==> flow/design.v <==
module async_transmitter(clk, TxD_start, TxD_data, TxD, TxD_busy);
input clk, TxD_start;
input [7:0] TxD_data;
output TxD, TxD_busy;
parameter ClkFrequency = 50000000;	 
parameter Baud = 115200;
parameter RegisterInputData = 1;	 
parameter BaudGeneratorAccWidth = 18;
reg [BaudGeneratorAccWidth:0] BaudGeneratorAcc;
wire [BaudGeneratorAccWidth:0] BaudGeneratorInc = ((Baud<<(BaudGeneratorAccWidth-4))+(ClkFrequency>>5))/(ClkFrequency>>4);
wire BaudTick = BaudGeneratorAcc[BaudGeneratorAccWidth];
wire TxD_busy;
always @(posedge clk) if(TxD_busy) BaudGeneratorAcc <= BaudGeneratorAcc[BaudGeneratorAccWidth-1:0] + BaudGeneratorInc;
reg [3:0] state;
wire TxD_ready = (state==0);
assign TxD_busy = ~TxD_ready;
reg [7:0] TxD_dataReg;
always @(posedge clk) if(TxD_ready & TxD_start) TxD_dataReg <= TxD_data;
wire [7:0] TxD_dataD = RegisterInputData ? TxD_dataReg : TxD_data;
always @(posedge clk)
case(state)
	4'b0000: if(TxD_start) state <= 4'b0001;
	4'b0001: if(BaudTick) state <= 4'b0100;
	4'b0100: if(BaudTick) state <= 4'b1000;   
	4'b1000: if(BaudTick) state <= 4'b1001;   
	4'b1001: if(BaudTick) state <= 4'b1010;   
	4'b1010: if(BaudTick) state <= 4'b1011;   
	4'b1011: if(BaudTick) state <= 4'b1100;   
	4'b1100: if(BaudTick) state <= 4'b1101;   
	4'b1101: if(BaudTick) state <= 4'b1110;   
	4'b1110: if(BaudTick) state <= 4'b1111;   
	4'b1111: if(BaudTick) state <= 4'b0010;   
	4'b0010: if(BaudTick) state <= 4'b0011;   
	4'b0011: if(BaudTick) state <= 4'b0000;   
	default: if(BaudTick) state <= 4'b0000;
endcase
reg muxbit;
always @( * )
case(state[2:0])
	3'd0: muxbit <= TxD_dataD[0];
	3'd1: muxbit <= TxD_dataD[1];
	3'd2: muxbit <= TxD_dataD[2];
	3'd3: muxbit <= TxD_dataD[3];
	3'd4: muxbit <= TxD_dataD[4];
	3'd5: muxbit <= TxD_dataD[5];
	3'd6: muxbit <= TxD_dataD[6];
	3'd7: muxbit <= TxD_dataD[7];
endcase
reg TxD;
always @(posedge clk) TxD <= (state<4) | (state[3] & muxbit);   
endmodule
# Step by step through the tools: async_transmitter
# The steps from the RTL of async_transmitter to its reports follow in flow order.
# Line numbers count from 1 in the design file above.
# Operators: Yosys type, input widths -> output width; for muxes data width and select width s.
design:
  top: "async_transmitter"
  clock_port: "clk"
  cell_library: "sky130hd"
  pvt_corner: "tt_025C_1v80"

# After elaboration
# Counts by Yosys on the flattened word-level netlist (proc, flatten, opt, wreduce; memories kept). Register bits leave out memories and registers merged into their read ports (data or address). Print and check cells are left out. Cells with the same type and inputs are merged into one.
op_classes:
  addsub: 1
  compare: 1
  reduce_and_logical: 4
  n_logic: 4
  eq_ne: 30
  n_mux: 15
op_table:
  columns: ["op", "n"]
  rows:
  - ["$mux 4", 13]
  - ["$pmux 4 s12", 1]
  - ["$eq 4x4->1 const B", 8]
  - ["$ne 2x2->1 const B", 12]
  - ["$add 18x10->19 const B", 1]
  - ["$reduce_and 13->1", 1]
  - ["$reduce_bool 13->1", 1]
  - ["$eq 3x3->1 const B", 4]
  - ["$pmux 1 s8", 1]
  - ["$eq 3x2->1 const B", 2]
  - ["$eq 4x1->1 const B", 1]
  - ["$eq 4x2->1 const B", 1]
  - ["$lt 4x3->1 const B", 1]
  - ["$eq 4x3->1 const B", 1]
  - ["$logic_not 4->1", 1]
  - ["$eq 3x1->1 const B", 1]
  - ["$logic_not 3->1", 1]
  - ["$and 1x1->1", 2]
  - ["$or 1x1->1", 1]
  - ["$not 1->1", 1]
word_totals:
  in_bits: 10
  out_inout_bits: 2
  register_bits: 32
  wordCells: 59

# Depth
# Yosys ltp: most cells in a row. Word level: on the elaborated netlist, between registers, memories and ports. Mapped: between sequential cells and ports; inverters and the memories' decode and read muxes count.
logic_depth:
  ltp_word: 4
  abc_area: 0
  ltp_mapped: 6
  depth_no_buf: 6

# Mapped cells and area
# Yosys stat after the flow's synthesis: flattened, memories mapped to cells. It holds for the ABC_AREA given above (unset counts as 0); a run with the other value may have another netlist.
# The area totals of this step are shown rounded.
mapped:
  ff_cells: 30
  mapped_cells: 102
  synth_area_um2: 1400
  sequential_area_um2: 890
  buf_cells: 3
by_type:
  columns: ["cell_type", "n", "type_area_um2"]
  rows:
  - ["sky130_fd_sc_hd__edfxtp_1", 29, 870.835]
  - ["sky130_fd_sc_hd__xnor2_1", 7, 61.309]
  - ["sky130_fd_sc_hd__xor2_1", 7, 61.309]
  - ["sky130_fd_sc_hd__mux4_2", 2, 45.043]
  - ["sky130_fd_sc_hd__a21oi_1", 7, 35.034]
  - ["sky130_fd_sc_hd__nand2_1", 7, 26.275]
  - ["sky130_fd_sc_hd__nor2_1", 6, 22.522]
  - ["sky130_fd_sc_hd__dfxtp_1", 1, 20.019]
  - ["sky130_fd_sc_hd__nand3_1", 4, 20.019]
  - ["sky130_fd_sc_hd__inv_1", 5, 18.768]
  - ["sky130_fd_sc_hd__a21o_1", 2, 15.014]
  - ["sky130_fd_sc_hd__nor3_1", 3, 15.014]
  - ["sky130_fd_sc_hd__a211oi_2", 1, 12.512]
  - ["sky130_fd_sc_hd__ha_1", 1, 12.512]
  - ["sky130_fd_sc_hd__nand4_1", 2, 12.512]
  - ["sky130_fd_sc_hd__nor2b_1", 2, 12.512]
  - ["sky130_fd_sc_hd__nor4_2", 1, 12.512]
  - ["sky130_fd_sc_hd__o211ai_2", 1, 12.512]
# Other cell types: 12; their cells: 14.

# Path before layout
# OpenSTA on the mapped netlist: ideal clock, no wires. The path of least setup slack (recovery checks aside). Input and output delay are each 20% of the period. Register names are those of the netlist, which keeps one name where synthesis merged equal registers.
synth_timing:
  path_kind: "register to output"
  from: "register state[1]"
  to: "output port TxD_busy"
  t_arrival_ns: 1.141
  slack_ns: 1.155
  path_stages: 4
  n_path_buf: 1
  path_delay_ns: 1.141
  tclk_ns: 2.87
  synth_period_reached_ns: 1.715
# "path_delay_ns" is the arrival time less input delay plus setup time.
# A path that ends at an output port has no setup time.
# "path_stages": output pins that drive a net of the path, with the launching flip-flop's if there is one; two outputs of one cell count as two.
# "synth_period_reached_ns" is the clock period less the worst setup slack; recovery checks do not enter. This is arithmetic on one report: input and output delays are still those of the set period (20% each).
# The rows between start and end are the longest chain of elaborated cells between them; the timing report does not say that the signal goes this way. Where chains are equally long, one stands for them.
# Each line given opens the expression or statement behind the cell; cells for indexed reads and writes are added by Yosys, which also makes memories of some case tables.
# At most two assigning lines are given for a register; there are more.
synth_via:
  cell_sequence: "sky130_fd_sc_hd__edfxtp_1 > sky130_fd_sc_hd__clkbuf_1 > sky130_fd_sc_hd__nor4_1 > sky130_fd_sc_hd__inv_1"
  elab_chain_len: 2
  cone_cells: 2
  cone_classes: "1 x logic; 1 x reduce/logical"
synth_lines:
  columns: ["element", "line_no", "source"]
  rows:
  - ["from (decl)", 14, "reg [3:0] state;"]
  - ["from (assign)", 22, "4'b0000: if(TxD_start) state <= 4'b0001;"]
  - ["from (assign)", 23, "4'b0001: if(BaudTick) state <= 4'b0100;"]
  - ["$logic_not 4->1", 15, "wire TxD_ready = (state==0);"]
  - ["$not 1->1", 16, "assign TxD_busy = ~TxD_ready;"]
  - ["to (decl)", 4, "output TxD, TxD_busy;"]

# Worst path after layout
# Path of least setup slack in the final report of record 1 (OpenROAD, finished layout, wires in). Where an end is a register, its clock arrival counts in the times.
layout_timing:
  path_kind: "register to output"
  from: "register state[0]"
  to: "output port TxD_busy"
  path_stages: 4
  tclk_ns: 3.12
  n_path_buf: 1
  slack_ns: 0.59
  t_arrival_ns: 1.90
# The rows between start and end are the longest chain of elaborated cells between them; the timing report does not say that the signal goes this way. Where chains are equally long, one stands for them.
# At most two assigning lines are given for a register; there are more.
layout_via:
  cell_sequence: "sky130_fd_sc_hd__edfxtp_1 > sky130_fd_sc_hd__nor4_1 > sky130_fd_sc_hd__inv_1 > sky130_fd_sc_hd__clkdlybuf4s50_1"
  elab_chain_len: 2
  cone_cells: 2
  cone_classes: "1 x logic; 1 x reduce/logical"
layout_lines:
  columns: ["element", "line_no", "source"]
  rows:
  - ["from (decl)", 14, "reg [3:0] state;"]
  - ["from (assign)", 22, "4'b0000: if(TxD_start) state <= 4'b0001;"]
  - ["from (assign)", 23, "4'b0001: if(BaudTick) state <= 4'b0100;"]
  - ["$logic_not 4->1", 15, "wire TxD_ready = (state==0);"]
  - ["$not 1->1", 16, "assign TxD_busy = ~TxD_ready;"]
  - ["to (decl)", 4, "output TxD, TxD_busy;"]

Subject: flow runs of async_transmitter

Hi,

Module async_transmitter, platform sky130hd: 2 stored runs of the flow (Yosys, OpenROAD) with differing settings, in no particular order. Input and output delays are each 20% of the period that was set; the output load is 0.01 pF.
"period_reached_ns": clock period set for the run, less the worst setup slack. It is reckoned from that one timing run; input and output delays stay at 20% of the period that was set.
"total_power_w" rests on the timing tool's default activity at the inputs, not on a simulated workload.
Values from the reports are rounded here.

--- record 1 ---
==> flow/run.sh <==
#!/bin/bash
# the make line also repeats the synthesis and layout settings of config.mk as NAME=value (left out here)
make -C /OpenROAD-flow-scripts/flow DESIGN_CONFIG=/design/flow/config.mk WORK_HOME=/design/flow/orfs CLKGATE_MAP_FILE= finish
==> flow/config.mk <==
export PLATFORM = sky130hd
export DESIGN_NAME = async_transmitter
export DESIGN_NICKNAME = async_transmitter
export VERILOG_FILES = /design/flow/design.v
export SDC_FILE = /design/flow/constraint.sdc
export NUM_CORES = 4
export LEC_CHECK = 0
export CAP_MARGIN = 30
export CORE_MARGIN = 5
export CORE_UTILIZATION = 34
export CTS_CLUSTER_DIAMETER = 247
export MAX_ROUTING_LAYER = met5
export MIN_ROUTING_LAYER = met2
export PLACE_DENSITY_LB_ADDON = 0.27
export SLEW_MARGIN = 20
export TNS_END_PERCENT = 90
==> flow/constraint.sdc <==
create_clock -name core_clock -period 3.12 [get_ports {clk}]
set_input_delay 0.6240 -clock core_clock [delete_from_list [all_inputs] [get_ports {clk}]]
set_output_delay 0.6240 -clock core_clock [all_outputs]
set_load 0.01 [all_outputs]

==> results, as YAML <==
results:
  synthesis_area_um2: 1400
  setup_worst_slack_ns: 0.59
  total_power_w: 0.00077
  period_reached_ns: 2.527
  layout_utilization_pct: 41
  dieArea_um2: 5400
  stdcell_area_um2: 1600
  setup_tns_ns: 0.000

--- record 2 ---
==> flow/run.sh <==
#!/bin/bash
# the make line also repeats the synthesis and layout settings of config.mk as NAME=value (left out here)
make -C /OpenROAD-flow-scripts/flow DESIGN_CONFIG=/design/flow/config.mk WORK_HOME=/design/flow/orfs CLKGATE_MAP_FILE= finish
==> flow/config.mk <==
export PLATFORM = sky130hd
export DESIGN_NAME = async_transmitter
export DESIGN_NICKNAME = async_transmitter
export VERILOG_FILES = /design/flow/design.v
export SDC_FILE = /design/flow/constraint.sdc
export NUM_CORES = 4
export LEC_CHECK = 0
export ABC_AREA = 1
export CAP_MARGIN = 20
export CELL_PAD_IN_SITES_GLOBAL_PLACEMENT = 2
export CORE_MARGIN = 2
export CORE_UTILIZATION = 64
export CTS_CLUSTER_DIAMETER = 177
export CTS_CLUSTER_SIZE = 28
export MIN_ROUTING_LAYER = met1
export PLACE_DENSITY_LB_ADDON = 0.17
export SLEW_MARGIN = 20
export TNS_END_PERCENT = 85
==> flow/constraint.sdc <==
create_clock -name core_clock -period 2.68 [get_ports {clk}]
set_input_delay 0.5360 -clock core_clock [delete_from_list [all_inputs] [get_ports {clk}]]
set_output_delay 0.5360 -clock core_clock [all_outputs]
set_load 0.01 [all_outputs]

==> results, as YAML <==
outcome: "not finished: placement ended with error FLW-0024"

Regards
