==> flow/design.v <==
module async_receiver(clk, RxD, RxD_data_ready, RxD_data, RxD_endofpacket, RxD_idle);
input clk, RxD;
output RxD_data_ready;   
output [7:0] RxD_data;
parameter ClkFrequency = 50000000;  
parameter Baud = 115200;
output RxD_endofpacket;   
output RxD_idle;   
parameter Baud8 = Baud*8;
parameter Baud8GeneratorAccWidth = 18;
wire [Baud8GeneratorAccWidth:0] Baud8GeneratorInc = ((Baud8<<(Baud8GeneratorAccWidth-7))+(ClkFrequency>>8))/(ClkFrequency>>7);
reg [Baud8GeneratorAccWidth:0] Baud8GeneratorAcc;
always @(posedge clk) Baud8GeneratorAcc <= Baud8GeneratorAcc[Baud8GeneratorAccWidth-1:0] + Baud8GeneratorInc;
wire Baud8Tick = Baud8GeneratorAcc[Baud8GeneratorAccWidth];
reg [1:0] RxD_sync_inv;
always @(posedge clk) if(Baud8Tick) RxD_sync_inv <= {RxD_sync_inv[0], ~RxD};
reg [1:0] RxD_cnt_inv;
reg RxD_bit_inv;
always @(posedge clk)
if(Baud8Tick)
begin
	if( RxD_sync_inv[1] && RxD_cnt_inv!=2'b11) RxD_cnt_inv <= RxD_cnt_inv + 2'h1;
	else 
	if(~RxD_sync_inv[1] && RxD_cnt_inv!=2'b00) RxD_cnt_inv <= RxD_cnt_inv - 2'h1;
	if(RxD_cnt_inv==2'b00) RxD_bit_inv <= 1'b0;
	else
	if(RxD_cnt_inv==2'b11) RxD_bit_inv <= 1'b1;
end
reg [3:0] state;
reg [3:0] bit_spacing;
wire next_bit = (bit_spacing==4'd10);
always @(posedge clk)
if(state==0)
	bit_spacing <= 4'b0000;
else
if(Baud8Tick)
	bit_spacing <= {bit_spacing[2:0] + 4'b0001} | {bit_spacing[3], 3'b000};
always @(posedge clk)
if(Baud8Tick)
case(state)
	4'b0000: if(RxD_bit_inv) state <= 4'b1000;   
	4'b1000: if(next_bit) state <= 4'b1001;   
	4'b1001: if(next_bit) state <= 4'b1010;   
	4'b1010: if(next_bit) state <= 4'b1011;   
	4'b1011: if(next_bit) state <= 4'b1100;   
	4'b1100: if(next_bit) state <= 4'b1101;   
	4'b1101: if(next_bit) state <= 4'b1110;   
	4'b1110: if(next_bit) state <= 4'b1111;   
	4'b1111: if(next_bit) state <= 4'b0001;   
	4'b0001: if(next_bit) state <= 4'b0000;   
	default: state <= 4'b0000;
endcase
reg [7:0] RxD_data;
always @(posedge clk)
if(Baud8Tick && next_bit && state[3]) RxD_data <= {~RxD_bit_inv, RxD_data[7:1]};
reg RxD_data_ready, RxD_data_error;
always @(posedge clk)
begin
	RxD_data_ready <= (Baud8Tick && next_bit && state==4'b0001 && ~RxD_bit_inv);   
	RxD_data_error <= (Baud8Tick && next_bit && state==4'b0001 &&  RxD_bit_inv);   
end
reg [4:0] gap_count;
always @(posedge clk) if (state!=0) gap_count<=5'h00; else if(Baud8Tick & ~gap_count[4]) gap_count <= gap_count + 5'h01;
assign RxD_idle = gap_count[4];
reg RxD_endofpacket; always @(posedge clk) RxD_endofpacket <= Baud8Tick & (gap_count==5'h0F);
endmodule
* From RTL to reports: async_receiver *
Tool output for the design above, in the order of the flow.
Line numbers count from 1 in the design file above.
Operators carry their Yosys type and port widths (W data, S select, Z words).
Library cell names are shortened.
Not given: -

design
  design top = async_receiver
  clock input = clk
  standard-cell library = sky130hd
  timing corner = tt_025C_1v80

* Word level *
Source: Yosys, flattened and elaborated, memories not mapped. Widths are those after wreduce. Registers that Yosys merges into a memory's read port (data or address) are not register bits. Print and check cells do not count. Equal cells are merged and count once.

storage and ports
  input bits = 2
  register bits = 47
  output and inout bits = 11
  word-level cells = 74

operators by class
  add/subtract/negate cells = 5
  bitwise operators = 7
  multiplexer cells = 14
  reductions and logical operators = 15
  equal/unequal tests = 23

operators by type and width
  kind                      number
  $pmux W4 S10              1
  $mux W4                   10
  $eq A4 B4 Y1 const B      9
  $ne A2 B2 Y1 const B      11
  $add A18 B13 Y19 const B  1
  $reduce_and A11 Y1        1
  $logic_and A1 B1 Y1       6
  $reduce_bool A2 Y1        3
  $add A5 B1 Y5 const B     1
  $eq A5 B4 Y1 const B      1
  $not A1 Y1                4
  $reduce_and A2 Y1         2
  $add A3 B1 Y4 const B     1
  $eq A4 B1 Y1 const B      1
  $or A4 B4 Y4              1
  $logic_not A4 Y1          1
  $reduce_bool A4 Y1        1
  $mux W2                   2
  $and A1 B1 Y1             2
  $add A2 B1 Y2 const B     1
  $sub A2 B1 Y2 const B     1
  $eq A2 B2 Y1 const B      1
  $logic_not A2 Y1          1
  $mux W1                   1

* Logic depth *
Yosys ltp: most cells in a row. Word level: on the elaborated netlist, between registers, memories and ports. Mapped: between sequential cells and ports; inverters and the memories' decode and read muxes count.

depth
  depth in word-level cells = 4
  ABC_AREA = 0
  mapped depth = 6
  mapped depth without buffers = 6

* Synthesis result *
Yosys stat after the flow's synthesis: flattened, memories mapped to cells. It holds for the ABC_AREA given above (unset counts as 0); a run with the other value may have another netlist.
Totals and module areas in this step are rounded.

synthesis totals
  cell count = 151
  mapped area = 1710 sq um
  mapped flip-flops = 42
  sequential area = 1010 sq um
  buffer cells = 4

cells by type
  type      number  total area (sq um)
  edfxtp_1  17      510.49
  dfxtp_1   25      500.48
  ha_1      7       87.584
  xnor2_1   10      87.584
  xor2_1    10      87.584
  nand2_1   14      52.55
  nor2_1    14      52.55
  inv_1     10      37.536
  a21oi_1   5       25.024
  nor2b_1   4       25.024
  and2_1    3       18.768
  nand2b_1  3       18.768
  clkbuf_1  4       15.014
  and3_1    2       12.512
  nand4_1   2       12.512
  or4_4     1       11.261
  a211o_2   1       10.01
  mux2i_1   1       10.01

Other cell types: 18; their cells: 18.

* Worst setup path after synthesis *
OpenSTA on the mapped netlist: ideal clock, no wires. The path of least setup slack (recovery checks aside). Input and output delay are each 20% of the period. Register names are those of the netlist, which keeps one name where synthesis merged equal registers.

timing path after synthesis
  path type = reg-to-reg
  start point = register bit_spacing[0]
  end point = register state[0]
  data required time = 2.031 ns
  arrival time = 1.024 ns
  period = 2.37 ns
  time at the first pin = 0.000 ns
  setup time = 0.339 ns
  stages on the path = 7
  path slack = 1.006 ns
  path buffers = 0
  delay of the path = 1.363 ns
  period reached after synthesis = 1.364 ns

"delay of the path" is the arrival time less input delay plus setup time.
"stages on the path" counts driving pins, that of a launching flip-flop among them; a cell with two outputs on the path counts twice.
"period reached after synthesis" is the clock period less the worst setup slack; recovery checks do not enter. This is arithmetic on one report: input and output delays are still those of the set period (20% each).
Between the ends stands the longest chain of elaborated cells between them, by number of cells; it is not shown to be the way that was timed. Of several equally long chains one is given.
A line is the first line of the expression or statement that the cell stems from. Yosys adds cells for indexed reads and writes and turns some case tables into memories.
At most two assigning lines are given for a register; there are more.
Only ways into the end's enable, where the timed path ends, are counted here.

between the ends, after synthesis
  cells stage by stage = dfxtp_1 inv_1 ha_1 nand3b_1 nand2_1 o21ai_0 a21oi_1
  length of the longest elaborated chain = 3
  elaborated cells on any way between the ends = 11
  RTL lines with such cells = 1
  classes of those cells = eq/ne: 10; reduce/logical: 1

ends and longest elaborated chain, after synthesis
  what                RTL line  source
  start: declaration  30        reg [3:0] bit_spacing;
  start: assignment   34        bit_spacing <= 4'b0000;
  start: assignment   37        bit_spacing <= {bit_spacing[2:0] + 4'b0001} | {bit_spacing[3], 3'b000};
  $eq A4 B4 Y1        31        wire next_bit = (bit_spacing==4'd10);
  $ne A2 B2 Y1        -
  $reduce_and A11 Y1  -
  end: assignment     41        4'b0000: if(RxD_bit_inv) state <= 4'b1000;
  end: assignment     42        4'b1000: if(next_bit) state <= 4'b1001;
  end: declaration    29        reg [3:0] state;

* Path in the finished layout *
Path of least setup slack in the final report of flow run B (OpenROAD, finished layout, wires in). Where an end is a register, its clock arrival counts in the times.

timing path post-layout
  path type = reg-to-output
  start point = register RxD_data[0]
  end point = output RxD_data[0]
  time at the first pin = 0.34 ns
  path slack = 0.07 ns
  stages on the path = 2
  period = 1.62 ns
  data required time = 1.30 ns
  arrival time = 1.22 ns
  path buffers = 1
  output delay = 0.32 ns

between the ends, post-layout
  cells stage by stage = edfxtp_1 clkdlybuf4s50_1
  length of the longest elaborated chain = 0
  elaborated cells on any way between the ends = 0
  RTL lines with such cells = 0

ends and longest elaborated chain, post-layout
  what                RTL line  source
  start: declaration  4         output [7:0] RxD_data;
  start: assignment   55        if(Baud8Tick && next_bit && state[3]) RxD_data <= {~RxD_bit_inv, RxD_data[7:1]};
  end: declaration    4

Stored flow runs of async_receiver (2 of them; Yosys, OpenROAD, sky130hd). They differ in their settings and are not a sequence. Constraints: input delay and output delay 20% of the set period each, output load 0.01 pF.
The results are shown rounded.
Among the settings, . means not set for that run.
Results: . = not shown.

item                                     flow run A  flow run B
period_ns                                1.74        1.62
CORE_UTILIZATION                         69          58
SETUP_SLACK_MARGIN                       0.03        .
PLACE_DENSITY_LB_ADDON                   0.14        .
CELL_PAD_IN_SITES_DETAIL_PLACEMENT       1           .
ABC_AREA                                 0           .
GPL_TIMING_DRIVEN                        0           .
CTS_CLUSTER_DIAMETER                     132         .
CAP_MARGIN                               30          20
CORE_MARGIN                              2           2
SLEW_MARGIN                              20          20
cell area after synthesis (sq um)        .           1710
standard-cell area after layout (sq um)  .           1940
utilization after routing                .           0.698
area inside the die boundary (sq um)     .           3400
setup slack of the worst path (ns)       .           0.071

Flow run A: not finished: placement ended with error DPL-0033
